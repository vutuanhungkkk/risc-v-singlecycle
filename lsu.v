==> flow/design.v <==
module lsu (
    input wire clk_i,
    input wire rst_ni,
    input wire [31:0] addr,
    input wire [31:0] st_data,
    input wire st_en,
    input wire [31:0] io_sw,
    output reg [31:0] ld_data,
    output reg [31:0] io_lcd,
    output reg [31:0] io_ledg,
    output reg [31:0] io_ledr,
    output reg [31:0] io_hex0,
    output reg [31:0] io_hex1,
    output reg [31:0] io_hex2,
    output reg [31:0] io_hex3,
    output reg [31:0] io_hex4,
    output reg [31:0] io_hex5,
    output reg [31:0] io_hex6,
    output reg [31:0] io_hex7
);
always @(posedge clk_i or negedge rst_ni) begin
    if (!rst_ni) begin
        ld_data <= 32'b0;
        io_lcd <= 32'b0;
        io_ledg <= 32'b0;
        io_ledr <= 32'b0;
        io_hex0 <= 32'b0;
        io_hex1 <= 32'b0;
        io_hex2 <= 32'b0;
        io_hex3 <= 32'b0;
        io_hex4 <= 32'b0;
        io_hex5 <= 32'b0;
        io_hex6 <= 32'b0;
        io_hex7 <= 32'b0;
    end else begin
        if (st_en) begin
            case (addr)
                32'h800: io_hex0 <= st_data;
                32'h810: io_hex1 <= st_data;
                32'h820: io_hex2 <= st_data;
                32'h830: io_hex3 <= st_data;
                32'h840: io_hex4 <= st_data;
                32'h850: io_hex5 <= st_data;
                32'h860: io_hex6 <= st_data;
                32'h870: io_hex7 <= st_data;
                32'h880: io_ledr <= st_data;
                32'h890: io_ledg <= st_data;
                32'h8A0: io_lcd <= st_data;
                default: ;
            endcase
        end else begin
            case (addr)
                32'h900: ld_data <= io_sw;
                default: ld_data <= 32'b0;
            endcase
        end
    end
end
endmodule
# Step by step through the tools: lsu
# What the tools print for lsu, step after step.
# Line numbers count from 1 in the design file above.
# Library cell names are shortened.
# The mark -- stands for no value.
[inputs]
top = "lsu"
clock = "clk_i"
cell_library = "sky130hd"
corner = "tt_025C_1v80"

# Elaborated design
# Counts by Yosys on the flattened word-level netlist (proc, flatten, opt, wreduce; memories kept). Register bits leave out memories and registers merged into their read ports (data or address); mux counts leave out enables and synchronous resets folded into registers. Print and check cells are left out. Cells with the same type and inputs are merged into one.
[bits]
reg_bits = 384
input_bits = 99
out_inout_bits = 384
word_cells = 36
[classes]
n_eq = 12
mux = 1
reduce_and_logical = 11
[ops]
columns = ["op", "n"]
rows = [
  ["32-bit by 12-bit == test with 1-bit output with constant B", 12],
  ["32-bit two-way mux", 1],
  ["2-bit AND reduction", 11],
]

# Depth
# Longest topological path by Yosys (ltp), each cell counted once; first at word level (registers and memories cut), then after technology mapping (sequential cells cut; the memories' decode and read muxes count).
[logic_depth]
word_depth = 2
abc_area = 0
mapped_depth = 7
depth_no_buf = 4

# After synthesis
# Source: synth_stat.txt of the flow (Yosys; design flattened, memories mapped). It holds for the ABC_AREA given above (unset counts as 0); a run with the other value may have another netlist.
# The area totals of this step are shown rounded.
[mapped]
cells = 875
synth_area_um2 = 14700
seqArea_um2 = 9610
flip_flops = 384
buffers = 76
[by_type]
columns = ["cell", "n", "area_total_um2"]
rows = [
  ["dfrtp_1", 384, 9.61E+03],
  ["mux2_2", 285, 3.21E+03],
  ["mux2_4", 60, 900.864],
  ["a22o_1", 32, 280.269],
  ["buf_2", 30, 150.144],
  ["clkbuf_1", 39, 146.39],
  ["nor4_2", 9, 112.608],
  ["mux2_1", 7, 78.826],
  ["buf_6", 6, 67.565],
  ["nand3b_1", 5, 37.536],
  ["nor4_1", 5, 31.28],
  ["nor4_4", 1, 21.27],
  ["or4_1", 2, 15.014],
  ["nor4b_1", 1, 8.758],
  ["or3b_1", 1, 8.758],
  ["nand2_1", 2, 7.507],
  ["nand4_1", 1, 6.256],
  ["nor2b_1", 1, 6.256],
]
# Other cell types: 4; their cells: 4.

# Path before layout
# Source: OpenSTA report_checks on the synthesized netlist (no wires, ideal clock, input and output delay 20% of the period each), path of least setup slack; recovery checks are left aside. Register names are those of the netlist, which keeps one name where synthesis merged equal registers.
[synth_path]
kind = "input -> register"
from = "input addr[1]"
to = "register io_hex0[10]"
period_ns = 2.99
input_delay_ns = 0.598
setup_time_ns = 0.125
t_first_pin_ns = 0.598
t_arrival_ns = 2.431
required_ns = 2.865
slack_ns = 0.434
path_delay_ns = 1.958
driving_pins = 6
path_buffers = 2
synth_period_reached_ns = 2.556
# "path_delay_ns" = arrival - input delay + setup time.
# "driving_pins": output pins that drive a net of the path, with the launching flip-flop's if there is one; two outputs of one cell count as two.
# "synth_period_reached_ns" is the clock period less the worst setup slack; recovery checks do not enter. This is arithmetic on one report: input and output delays are still those of the set period (20% each).
# Between the ends stands the longest chain of elaborated cells between them, by number of cells; it is not shown to be the way that was timed. Of several equally long chains one is given.
# A line is the first line of the expression or statement that the cell stems from. Yosys adds cells for indexed reads and writes and turns some case tables into memories.
[synth_via]
cell_sequence = "nor4_4 or3b_1 or4_1 buf_2 buf_6 mux2_4"
elab_chain_len = 2
cells_between = 2
lines_between = 1
classes_between = "eq/ne (1); reduce/logical (1)"
[synth_lines]
columns = ["element", "line_no", "rtl"]
rows = [
  ["start, declared", 4, "input wire [31:0] addr,"],
  ["32-bit by 12-bit == test with 1-bit output", 37, "case (addr)"],
  ["2-bit AND reduction", "--", ""],
  ["end, assigned", 27, "io_hex0 <= 32'b0;"],
  ["end, assigned", 38, "32'h800: io_hex0 <= st_data;"],
  ["end, declared", 12, "output reg [31:0] io_hex0,"],
]

# Below are 2 stored runs of the flow (Yosys, OpenROAD; platform sky130hd) on lsu, each with its settings, unordered. Constraints: input delay and output delay 20% of the set period each, output load 0.01 pF.

[[run]]
name = "entry A"
[run.settings]
period_ns = 4.72
CORE_UTILIZATION = 70
SETUP_SLACK_MARGIN = 1.28
PLACE_DENSITY = 0.53
CORE_ASPECT_RATIO = 1.02
ABC_AREA = 0
GPL_ROUTABILITY_DRIVEN = 0
CTS_CLUSTER_SIZE = 33
CAP_MARGIN = 25
CORE_MARGIN = 2
SLEW_MARGIN = 20
[run.results]
outcome = "no results, placement failed with a tool error"

[[run]]
name = "entry B"
[run.settings]
period_ns = 1.66
CORE_UTILIZATION = 53
SETUP_SLACK_MARGIN = 0.4
PLACE_DENSITY_LB_ADDON = 0.02
CELL_PAD_IN_SITES_DETAIL_PLACEMENT = 1
TNS_END_PERCENT = 100
ABC_AREA = 0
GPL_TIMING_DRIVEN = 1
CAP_MARGIN = 20
CORE_MARGIN = 2
SLEW_MARGIN = 20
[run.results]
outcome = "no results, placement failed with DPL-0033"
